==> flow/design.v <==
`timescale 1ns / 1ps
module multi_disp(
input clk, rst,
input key0,
input [3:0] enc,
input [7:0] dip,
output reg[7:0] seg_d,seg_com
    );
reg k0,k1;
reg [3:0] kcnt;
wire [3:0] d7h, d6h, d5h, d4h, d3h, d2h, d1h, d0h;
reg [3:0] sdh;
reg [17:0] tcnt;
reg [2:0] digit_sel;
wire [6:0] segd;
always@(negedge rst, posedge clk)
if(rst == 0)
    begin
        tcnt <= 0;
        digit_sel <= 0;
    end 
else
    begin
        tcnt <= tcnt + 1;
        case(~enc)
        4'h0     : digit_sel <= tcnt[02:00];    
        4'h1     : digit_sel <= tcnt[03:01];    
        4'h2     : digit_sel <= tcnt[04:02];    
        4'h3     : digit_sel <= tcnt[05:03];    
        4'h4     : digit_sel <= tcnt[06:04];   
        4'h5     : digit_sel <= tcnt[07:05];   
        4'h6     : digit_sel <= tcnt[08:06];    
        4'h7     : digit_sel <= tcnt[09:07];    
        4'h8     : digit_sel <= tcnt[10:08]; 
        4'h9     : digit_sel <= tcnt[11:09];           
        4'ha     : digit_sel <= tcnt[12:10];     
        4'hb     : digit_sel <= tcnt[13:11];        
        4'hc     : digit_sel <= tcnt[14:12];     
        4'hd     : digit_sel <= tcnt[15:13];     
        4'he     : digit_sel <= tcnt[16:14];     
        default  : digit_sel <= tcnt[17:15];     
        endcase
    end
always@(negedge rst, posedge clk)
if(rst == 0)
    begin
        k0 <= 0;
        k1 <= 0;
        kcnt <= 0;
    end 
else
    begin
        k0 <= ~key0;
        k1 <= k0;
        if(k0 & ~k1)
            kcnt <= kcnt + 1;
    end 
assign  d7h = kcnt;
assign  d6h = kcnt + 1;
assign  d5h = kcnt + 2;
assign  d4h = kcnt + 3;
assign  d3h = kcnt + 4;
assign  d2h = kcnt + 5;
assign  d1h = kcnt + 6;
assign  d0h = kcnt + 7;
always@(negedge rst, posedge clk)
if(rst == 0)
    sdh <= 0;
else
    case(digit_sel)
    3'd0        : sdh <= d0h;
    3'd1        : sdh <= d1h;
    3'd2        : sdh <= d2h;
    3'd3        : sdh <= d3h;
    3'd4        : sdh <= d4h;
    3'd5        : sdh <= d5h;
    3'd6        : sdh <= d6h;
    default     : sdh <= d7h;
    endcase
assign segd = (sdh == 4'h0) ? (7'h3f) : 
              (sdh == 4'h1) ? (7'h06) : 
              (sdh == 4'h2) ? (7'h5d) : 
              (sdh == 4'h3) ? (7'h4f) : 
              (sdh == 4'h4) ? (7'h66) : 
              (sdh == 4'h5) ? (7'h6d) : 
              (sdh == 4'h6) ? (7'h7d) : 
              (sdh == 4'h7) ? (7'h27) : 
              (sdh == 4'h8) ? (7'h7f) : 
              (sdh == 4'h9) ? (7'h6f) : 
              (sdh == 4'ha) ? (7'h5f) : 
              (sdh == 4'hb) ? (7'h7c) : 
              (sdh == 4'hc) ? (7'h58) : 
              (sdh == 4'hd) ? (7'h5e) : 
              (sdh == 4'he) ? (7'h7b) : 
                              (7'h71) ;
always@(negedge rst, posedge clk)
if(rst == 0)
    begin 
        seg_d <= 8'h00;
        seg_com <= 8'h00;
    end
else
    begin
        seg_d <= {1'b0,segd};
        case(digit_sel)
        3'd0        : seg_com <= 8'h01;                
        3'd1        : seg_com <= 8'h02;                
        3'd2        : seg_com <= 8'h04;                
        3'd3        : seg_com <= 8'h08;                
        3'd4        : seg_com <= 8'h10;                
        3'd5        : seg_com <= 8'h20;                
        3'd6        : seg_com <= 8'h40;                
        default     : seg_com <= 8'h80;                
        endcase 
    end
endmodule
# From RTL to reports: multi_disp
# Tool output for the design above, in the order of the flow.
# Lines are those of the file above, counted from 1.
# Library cell names are shortened.
# Not given: -
[setup] top_module="multi_disp" clk_port="clk" cell_library="sky130hd" corner="tt_025C_1v80"

# Word-level counts
# Source: Yosys, flattened and elaborated, memories not mapped. Widths are those after wreduce; folded enables and synchronous resets count as part of the registers. Registers that Yosys merges into a memory's read port (data or address) are not register bits. Print and check cells do not count. Equal cells are merged and count once.
[classes] add_sub_neg=8 n_eq=34 reduce_and_logical=3 n_logic=4 muxes=18
[op_table] cell="== test 4 bit (second input constant)" count=14
[op_table] cell="case mux 8 bit (select 7 bit)" count=1
[op_table] cell="2-to-1 mux 7 bit" count=8
[op_table] cell="case mux 3 bit (select 15 bit)" count=1
[op_table] cell="2-to-1 mux 6 bit" count=6
[op_table] cell="== test 4 x 3 -> 1 bit (second input constant)" count=8
[op_table] cell="case mux 4 bit (select 7 bit)" count=1
[op_table] cell="adder 18 x 1 -> 18 bit (second input constant)" count=1
[op_table] cell="== test 4 x 2 -> 1 bit (second input constant)" count=4
[op_table] cell="adder 4 x 3 -> 4 bit (second input constant)" count=4
[op_table] cell="== test 3 bit (second input constant)" count=3
[op_table] cell="== test 4 x 1 -> 1 bit (second input constant)" count=2
[op_table] cell="adder 4 x 2 -> 4 bit (second input constant)" count=2
[op_table] cell="logical NOT 4 bit" count=2
[op_table] cell="== test 3 x 2 -> 1 bit (second input constant)" count=2
[op_table] cell="adder 4 x 1 -> 4 bit (second input constant)" count=1
[op_table] cell="inverter 4 bit" count=1
[op_table] cell="2-to-1 mux 4 bit" count=1
[op_table] cell="== test 3 x 1 -> 1 bit (second input constant)" count=1
[op_table] cell="logical NOT 3 bit" count=1
[op_table] cell="inverter 1 bit" count=2
[op_table] cell="bitwise AND 1 bit" count=1
[bits] regBits=46 out_inout_bits=16 word_cells=75

# Logic depth
# Depth = most cells in a row (Yosys ltp): at word level without a register or memory, in the mapped netlist without a sequential cell, where the memories' decode and read muxes count.
[depth] word_depth=16 ABC_AREA=0 depth_mapped=7

# After synthesis
# The flow's flattened synthesis, as Yosys stat reports it; memories are mapped. The netlist is that of the ABC_AREA named above (0 if unset); the other value can give another one.
[by_type] cell_type="dfrtp_1" count=46 area_total_um2=1.15E+03
[by_type] cell_type="xnor2_1" count=17 area_total_um2=148.893
[by_type] cell_type="xor2_1" count=10 area_total_um2=87.584
[by_type] cell_type="mux2i_1" count=6 area_total_um2=60.058
[by_type] cell_type="nand3_1" count=12 area_total_um2=60.058
[by_type] cell_type="inv_1" count=15 area_total_um2=56.304
[by_type] cell_type="nand2_1" count=14 area_total_um2=52.55
[by_type] cell_type="nor2_1" count=14 area_total_um2=52.55
[by_type] cell_type="a21oi_1" count=10 area_total_um2=50.048
[by_type] cell_type="ha_1" count=4 area_total_um2=50.048
[by_type] cell_type="mux2_1" count=4 area_total_um2=45.043
[by_type] cell_type="fa_1" count=2 area_total_um2=40.038
[by_type] cell_type="o21ai_0" count=8 area_total_um2=40.038
[by_type] cell_type="clkbuf_1" count=10 area_total_um2=37.536
[by_type] cell_type="a221oi_1" count=4 area_total_um2=35.034
[by_type] cell_type="nor2b_1" count=5 area_total_um2=31.28
[by_type] cell_type="a22oi_1" count=4 area_total_um2=30.029
[by_type] cell_type="and3b_1" count=3 area_total_um2=26.275
# Other cell types: 37; their cells: 57.
[mapped] seq_area_um2=1151.1 cells=245 buf_cells=19 mapped_area_um2=2489.9 flip_flops=46

# Worst setup path after synthesis
# Source: OpenSTA report_checks on the synthesized netlist (no wires, ideal clock, input and output delay 20% of the period each), path of least setup slack; recovery checks are left aside. Register names are those of the netlist, which keeps one name where synthesis merged equal registers.
[synth_path] kind="register -> register" start="register digit_sel[0]" end="register sdh[2]" t_required_ns=2.023 setup_slack_ns=0.300 delay_ns=1.810 n_path_buf=2 period_ns=2.11 launch_ns=0.000 arrival_time_ns=1.723 path_stages=8 period_less_setup_slack_ns=1.81
# "delay_ns" is the arrival time less input delay plus setup time.
# "path_stages" counts driving pins, that of a launching flip-flop among them; a cell with two outputs on the path counts twice.
# "period_less_setup_slack_ns" = period - worst setup slack (recovery checks aside). The figure is calculated, with input and output delays left at 20% of the set period.
# The rows between start and end are the longest chain of elaborated cells between them; the timing report does not say that the signal goes this way. Where chains are equally long, one stands for them.
# A line is the first line of the expression or statement that the cell stems from. Yosys adds cells for indexed reads and writes and turns some case tables into memories.
# At most two assigning lines are given for a register; there are more.
[synth_between] path_cell_list="dfrtp_1 > clkbuf_1 > clkbuf_1 > and3b_1 > fa_1 > nor2_1 > a22oi_1 > a22oi_1" elab_chain_cells=2 cells_between=8
[synth_rtl] item="start, declared" line=14 source="reg [2:0] digit_sel;"
[synth_rtl] item="start, assigned" line=26 source="4'h0     : digit_sel <= tcnt[02:00];"
[synth_rtl] item="start, assigned" line=27 source="4'h1     : digit_sel <= tcnt[03:01];"
[synth_rtl] item="== test 3 bit" line=70 source="case(digit_sel)"
[synth_rtl] item="case mux 4 bit (select 7 bit)" line=70
[synth_rtl] item="end, assigned" line=71 source="3'd0        : sdh <= d0h;"
[synth_rtl] item="end, assigned" line=72 source="3'd1        : sdh <= d1h;"
[synth_rtl] item="end, declared" line=12 source="reg [3:0] sdh;"

# Path in the finished layout
# Path of least setup slack in the final report of run 1 (OpenROAD, finished layout, wires in). Where an end is a register, its clock arrival counts in the times.
[layout_path] kind="register -> register" start="register digit_sel[2]" end="register sdh[2]" launch_ns=0.29 period_ns=1.8 arrival_time_ns=1.93 n_path_buf=2 t_required_ns=1.97 path_stages=8 setup_slack_ns=0.05
# The rows between start and end are the longest chain of elaborated cells between them; the timing report does not say that the signal goes this way. Where chains are equally long, one stands for them.
# At most two assigning lines are given for a register; there are more.
[layout_between] path_cell_list="dfrtp_1 > buf_4 > buf_6 > and3b_1 > fa_1 > nor2_1 > a22oi_1 > a22oi_1" elab_chain_cells=2 cells_between=8
[layout_rtl] item="start, declared" line=14 source="reg [2:0] digit_sel;"
[layout_rtl] item="start, assigned" line=26 source="4'h0     : digit_sel <= tcnt[02:00];"
[layout_rtl] item="start, assigned" line=27 source="4'h1     : digit_sel <= tcnt[03:01];"
[layout_rtl] item="== test 3 bit" line=70 source="case(digit_sel)"
[layout_rtl] item="case mux 4 bit (select 7 bit)" line=70
[layout_rtl] item="end, assigned" line=71 source="3'd0        : sdh <= d0h;"
[layout_rtl] item="end, assigned" line=72 source="3'd1        : sdh <= d1h;"
[layout_rtl] item="end, declared" line=12 source="reg [3:0] sdh;"

Data sheet: physical implementation of multi_disp

Flow measurements of multi_disp on sky130hd: 2 stored runs with different settings, listed in no order. Input and output delays are each 20% of the period that was set; the output load is 0.01 pF.
"achieved clock period": clock period set for the run, less the worst setup slack. It is reckoned from that one timing run; input and output delays stay at 20% of the period that was set.
"worst setup path time" is the time allowed to the run's worst setup path (the clock period less input and output delay, where it has them) less its slack. Clock arrival times count: a late capture clock shortens it, a late launch clock lengthens it.
[run 1] settings: period_ns=1.8, CORE_UTILIZATION=43, CAP_MARGIN=20, CORE_MARGIN=2, SLEW_MARGIN=20
[run 1] result: chip area after synthesis (Yosys) 2489.9 um^2, die area 6415.2 um^2, standard-cell area of the final layout 3080.4 um^2, utilization 55.6%, worst setup slack after layout 0.045 ns, total negative slack 0.000 ns, achieved clock period 1.755 ns, worst setup path time 1.75 ns, worst setup path kind register -> register
[run 2] settings: period_ns=2.52, CORE_UTILIZATION=34, PLACE_DENSITY_LB_ADDON=0.07, CORE_MARGIN=9, ABC_AREA=0, GPL_TIMING_DRIVEN=0, CTS_CLUSTER_DIAMETER=103, CAP_MARGIN=20, SLEW_MARGIN=20
[run 2] result: chip area after synthesis (Yosys) 2489.9 um^2, die area 10727.8 um^2, standard-cell area of the final layout 2907.8 um^2, utilization 41.9%, worst setup slack after layout 0.391 ns, total negative slack 0.000 ns, achieved clock period 2.129 ns, worst setup path time 1.63 ns, worst setup path kind input -> register
